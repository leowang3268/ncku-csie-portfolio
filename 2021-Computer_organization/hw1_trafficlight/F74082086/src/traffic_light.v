==> flow/design.v <==
module traffic_light(pass, rst, clk, R, G, Y);
input pass, rst, clk;
reg [2:0]current_state;  
output reg R, G, Y;
reg[10:0] count;
always@(posedge clk)
begin 
    if(rst || (pass && current_state != 0))
    begin 
        current_state <= 0;
        count <= 1;
        R <= 0;
        G <= 1;
        Y <= 0;
    end
    else begin
    case(current_state)
        0:  
    	    if(count == 1024)
            begin
                count <= 1;
                current_state <= 1;
                R <= 0;
                G <= 0;
                Y <= 0;            
            end
            else
            begin 
                count <= count + 1;
            end
        1:  
            if(count == 128)
            begin
                count <= 1;
                current_state <= 2;
                R <= 0;
                G <= 1;
                Y <= 0;            
            end
            else
            begin 
                count <= count + 1;
            end
        2:  
            if(count == 128)
            begin
                count <= 1;
                current_state <= 3;
                R <= 0;
                G <= 0;
                Y <= 0;            
            end
            else
            begin 
                count <= count + 1;
            end
        3:  
            if(count == 128)
            begin
                count <= 1;
                current_state <= 4;
                R <= 0;
                G <= 1;
                Y <= 0;            
            end
            else
            begin 
                count <= count + 1;
            end
        4:  
            if(count == 128)
            begin
                count <= 1; 
                current_state <= 5;
                R <= 0;
                G <= 0;
                Y <= 1;            
            end
            else
            begin 
                count <= count + 1;
            end
        5:  
            if(count == 512)
            begin
                count <= 1;
                current_state <= 6;
                R <= 1;
                G <= 0;
                Y <= 0;            
            end
            else
            begin 
                count <= count + 1;
            end
        6:  
            if(count == 1024)
            begin
                count <= 1;
                current_state <= 0;
                R <= 0;
                G <= 1;
                Y <= 0;            
            end
            else
            begin 
                count <= count + 1;
            end
        default:
		  begin
            current_state <= 0;
            count <= 1;
            R <= 0;
            G <= 1;
            Y <= 0;
		  end
	 endcase
    end
end
endmodule
Tool chain data of traffic_light

The steps from the RTL of traffic_light to its reports follow in flow order.
Line numbers count from 1 in the design file above.
Operators carry their Yosys type and port widths (W data, S select, Z words).
The mark -- stands for no value.

Design top: traffic_light
Clock: clk
Cell library: sky130hd
Library corner: tt_025C_1v80

After elaboration

Yosys after proc, flatten, opt, wreduce and memory -nomap, before mapping. Memory bits, and registers merged into a memory's read port (data or address), are not among the register bits. Print and check cells are not counted. Equal cells are merged and count once.

Input bits: 3
Bits in writable memories: 0
ROM bits: 0
Output and inout port bits: 3
Word-level cells: 61
Clocked read ports x word width: 0
Latch bits: 0
Bits in registers: 17
Memory cells: 0

Add/subtract/negate cells: 1
Multiply operators: 0
Bitwise logic cells: 0
Equal/unequal tests: 21
Reduce/logical cells: 13
Magnitude comparators: 0
Mux-type cells: 21
Shift-type cells: 0
Divide/modulo/power cells: 0

Operators by type and width:

| cell                    | count |
| $pmux W11 S3            | 1 |
| $mux W11                | 3 |
| $pmux W3 S7             | 1 |
| $mux W3                 | 7 |
| $ne A2 B2 Y1 const B    | 7 |
| $add A11 B1 Y11 const B | 1 |
| $eq A11 B10 Y1 const B  | 1 |
| $eq A11 B11 Y1 const B  | 1 |
| $eq A11 B8 Y1 const B   | 1 |
| $ne A2 B1 Y1 const B    | 5 |
| $eq A3 B3 Y1 const B    | 3 |
| $reduce_and A7 Y1       | 1 |
| $reduce_or A2 Y1        | 3 |
| $eq A3 B2 Y1 const B    | 2 |
| $mux W1                 | 6 |
| $reduce_and A5 Y1       | 1 |
| $pmux W1 S5             | 1 |
| $reduce_and A4 Y1       | 1 |
| $reduce_or A4 Y1        | 1 |
| $pmux W1 S4             | 1 |
| $eq A3 B1 Y1 const B    | 1 |
| $logic_not A3 Y1        | 1 |
| $reduce_and A3 Y1       | 1 |
| $reduce_bool A3 Y1      | 1 |
| $reduce_or A3 Y1        | 1 |
| $pmux W1 S3             | 1 |
| $logic_and A1 B1 Y1     | 1 |
| $logic_or A1 B1 Y1      | 1 |

Depth

Depth = most cells in a row (Yosys ltp): at word level without a register or memory, in the mapped netlist without a sequential cell, where the memories' decode and read muxes count.

Depth after elaboration: 4
ABC_AREA: 0
Depth in mapped cells: 7
Gate-level depth less buffers: 6

Synthesis result

Source: synth_stat.txt of the flow (Yosys; design flattened, memories mapped). It holds for the ABC_AREA given above (unset counts as 0); a run with the other value may have another netlist.
Totals and module areas in this step are rounded.

Cell types:

| cell                      | count | area in all (µm²) |
| sky130_fd_sc_hd__dfxtp_1  | 17    | 340.326 |
| sky130_fd_sc_hd__nor2_1   | 19    | 71.318 |
| sky130_fd_sc_hd__xnor2_1  | 5     | 43.792 |
| sky130_fd_sc_hd__nand3_1  | 7     | 35.034 |
| sky130_fd_sc_hd__xor2_1   | 4     | 35.034 |
| sky130_fd_sc_hd__nand2_1  | 9     | 33.782 |
| sky130_fd_sc_hd__a21oi_1  | 5     | 25.024 |
| sky130_fd_sc_hd__ha_1     | 2     | 25.024 |
| sky130_fd_sc_hd__nand4_1  | 4     | 25.024 |
| sky130_fd_sc_hd__o21ai_0  | 5     | 25.024 |
| sky130_fd_sc_hd__nor4b_4  | 1     | 23.773 |
| sky130_fd_sc_hd__inv_1    | 6     | 22.522 |
| sky130_fd_sc_hd__nor2b_1  | 3     | 18.768 |
| sky130_fd_sc_hd__a31o_4   | 1     | 17.517 |
| sky130_fd_sc_hd__clkbuf_1 | 4     | 15.014 |
| sky130_fd_sc_hd__nor4b_2  | 1     | 15.014 |
| sky130_fd_sc_hd__and3_1   | 2     | 12.512 |
| sky130_fd_sc_hd__mux2_2   | 1     | 11.261 |

Not listed: further types 19, cells in them 20.

Buffers: 5
Sequential area: 340.3 µm²
Mapped cells: 116
Flip-flop cells: 17
Chip area (Yosys): 953.4 µm²

Path before layout

OpenSTA on the mapped netlist: ideal clock, no wires. The path of least setup slack (recovery checks aside). Input and output delay are each 20% of the period. Register names are those of the netlist, which keeps one name where synthesis merged equal registers.

Path type: register to register
Start: register count[3]
End: register G
Stages: 7
Arrival: 1615 ps
Setup slack: -26 ps
Required time: 1589 ps
Period: 1710 ps
Path buffers: 1
Time at the first pin: 0 ps
Setup time: 121 ps
Path delay: 1736 ps
Synthesis period reached: 1736 ps

"path delay" is the arrival time less input delay plus setup time.
"stages" counts driving pins, that of a launching flip-flop among them; a cell with two outputs on the path counts twice.
"synthesis period reached" = period - worst setup slack (recovery checks aside). The figure is calculated, with input and output delays left at 20% of the set period.
Between the ends stands the longest chain of elaborated cells between them, by number of cells; it is not shown to be the way that was timed. Of several equally long chains one is given.
Each line given opens the expression or statement behind the cell; cells for indexed reads and writes are added by Yosys, which also makes memories of some case tables.
A register here has more assigning lines than the two given.

Cell sequence: sky130_fd_sc_hd__dfxtp_1 > sky130_fd_sc_hd__nor4_1 > sky130_fd_sc_hd__and3_1 > sky130_fd_sc_hd__clkbuf_1 > sky130_fd_sc_hd__a21boi_1 > sky130_fd_sc_hd__nor2_4 > sky130_fd_sc_hd__mux2_2
Cells in the longest elaborated chain: 3
Elaborated cells on any way between the ends: 15
Those cells by class: 8 x eq/ne; 6 x mux; 1 x reduce/logical

Ends and longest elaborated chain, after synthesis:

| what               | RTL line | text |
| start: declaration | 5        | `reg[10:0] count;` |
| start: assignment  | 29       | `count <= count + 1;` |
| start: assignment  | 42       | `count <= count + 1;` |
| $eq A11 B11 Y1     | 97       | `if(count == 1024)` |
| $mux W1            | 97       |  |
| $pmux W1 S5        | 17       | `case(current_state)` |
| end: assignment    | 13       | `G <= 1;` |
| end: assignment    | 24       | `G <= 0;` |
| end: declaration   | 4        | `output reg R, G, Y;` |

Path in the finished layout

From the final timing report of entry B: the path of least setup slack in the routed layout; clock arrival at registers is part of the times.
The path's times are printed in steps of 10 ps; the period is the one set.

Path type: register to register
Start: register count[10]
End: register G
Stages: 6
Arrival: 2080 ps
Required time: 2330 ps
Setup time: 100 ps
Time at the first pin: 290 ps
Setup slack: 240 ps
Path buffers: 0
Period: 2140 ps

Between the ends stands the longest chain of elaborated cells between them, by number of cells; it is not shown to be the way that was timed. Of several equally long chains one is given.
A register here has more assigning lines than the two given.

Cell sequence: sky130_fd_sc_hd__dfxtp_1 > sky130_fd_sc_hd__nor4b_2 > sky130_fd_sc_hd__a22oi_1 > sky130_fd_sc_hd__a31o_4 > sky130_fd_sc_hd__nor2_4 > sky130_fd_sc_hd__mux2_2
Cells in the longest elaborated chain: 3
Elaborated cells on any way between the ends: 15
Those cells by class: 8 x eq/ne; 6 x mux; 1 x reduce/logical

Ends and longest elaborated chain, after layout:

| what               | RTL line | text |
| start: declaration | 5        | `reg[10:0] count;` |
| start: assignment  | 29       | `count <= count + 1;` |
| start: assignment  | 42       | `count <= count + 1;` |
| $eq A11 B11 Y1     | 97       | `if(count == 1024)` |
| $mux W1            | 97       |  |
| $pmux W1 S5        | 17       | `case(current_state)` |
| end: assignment    | 13       | `G <= 1;` |
| end: assignment    | 24       | `G <= 0;` |
| end: declaration   | 4        | `output reg R, G, Y;` |

2 stored runs of traffic_light in the flow (synthesis by Yosys, layout by OpenROAD, sky130hd cells), in arbitrary order. Constraints: input delay and output delay 20% of the set period each, output load 0.01 pF.
By "reached clock period" is meant the clock period of the run minus its worst setup slack. This is arithmetic on one report: input and output delays are still those of the set period (20% each).
Results are given in rounded form.
Settings: - = not set for that run.
A result given as - is not shown for that run.

| setting or result                      | entry A | entry B |
| period_ns                              | 2.61    | 2.14    |
| CORE_UTILIZATION                       | 67      | 35      |
| SETUP_SLACK_MARGIN                     | -0.24   | -       |
| PLACE_DENSITY_LB_ADDON                 | 0.13    | -       |
| CORE_ASPECT_RATIO                      | 1.79    | -       |
| CORE_MARGIN                            | 4       | 2       |
| CELL_PAD_IN_SITES_GLOBAL_PLACEMENT     | 0       | -       |
| GPL_ROUTABILITY_DRIVEN                 | 1       | -       |
| SLEW_MARGIN                            | 0       | 20      |
| MAX_ROUTING_LAYER                      | met5    | -       |
| CAP_MARGIN                             | 20      | 20      |
| mapped cell area after synthesis (µm²) | -       | 953.4   |
| die outline area (µm²)                 | -       | 3157    |
| utilization after routing              | -       | 0.431   |
| worst setup slack after layout (ps)    | -       | 243     |
| worst-case hold slack (ps)             | -       | 485     |
| reached clock period (ps)              | -       | 1897    |

Entry A: incomplete, floorplanning halted on PDN-0185
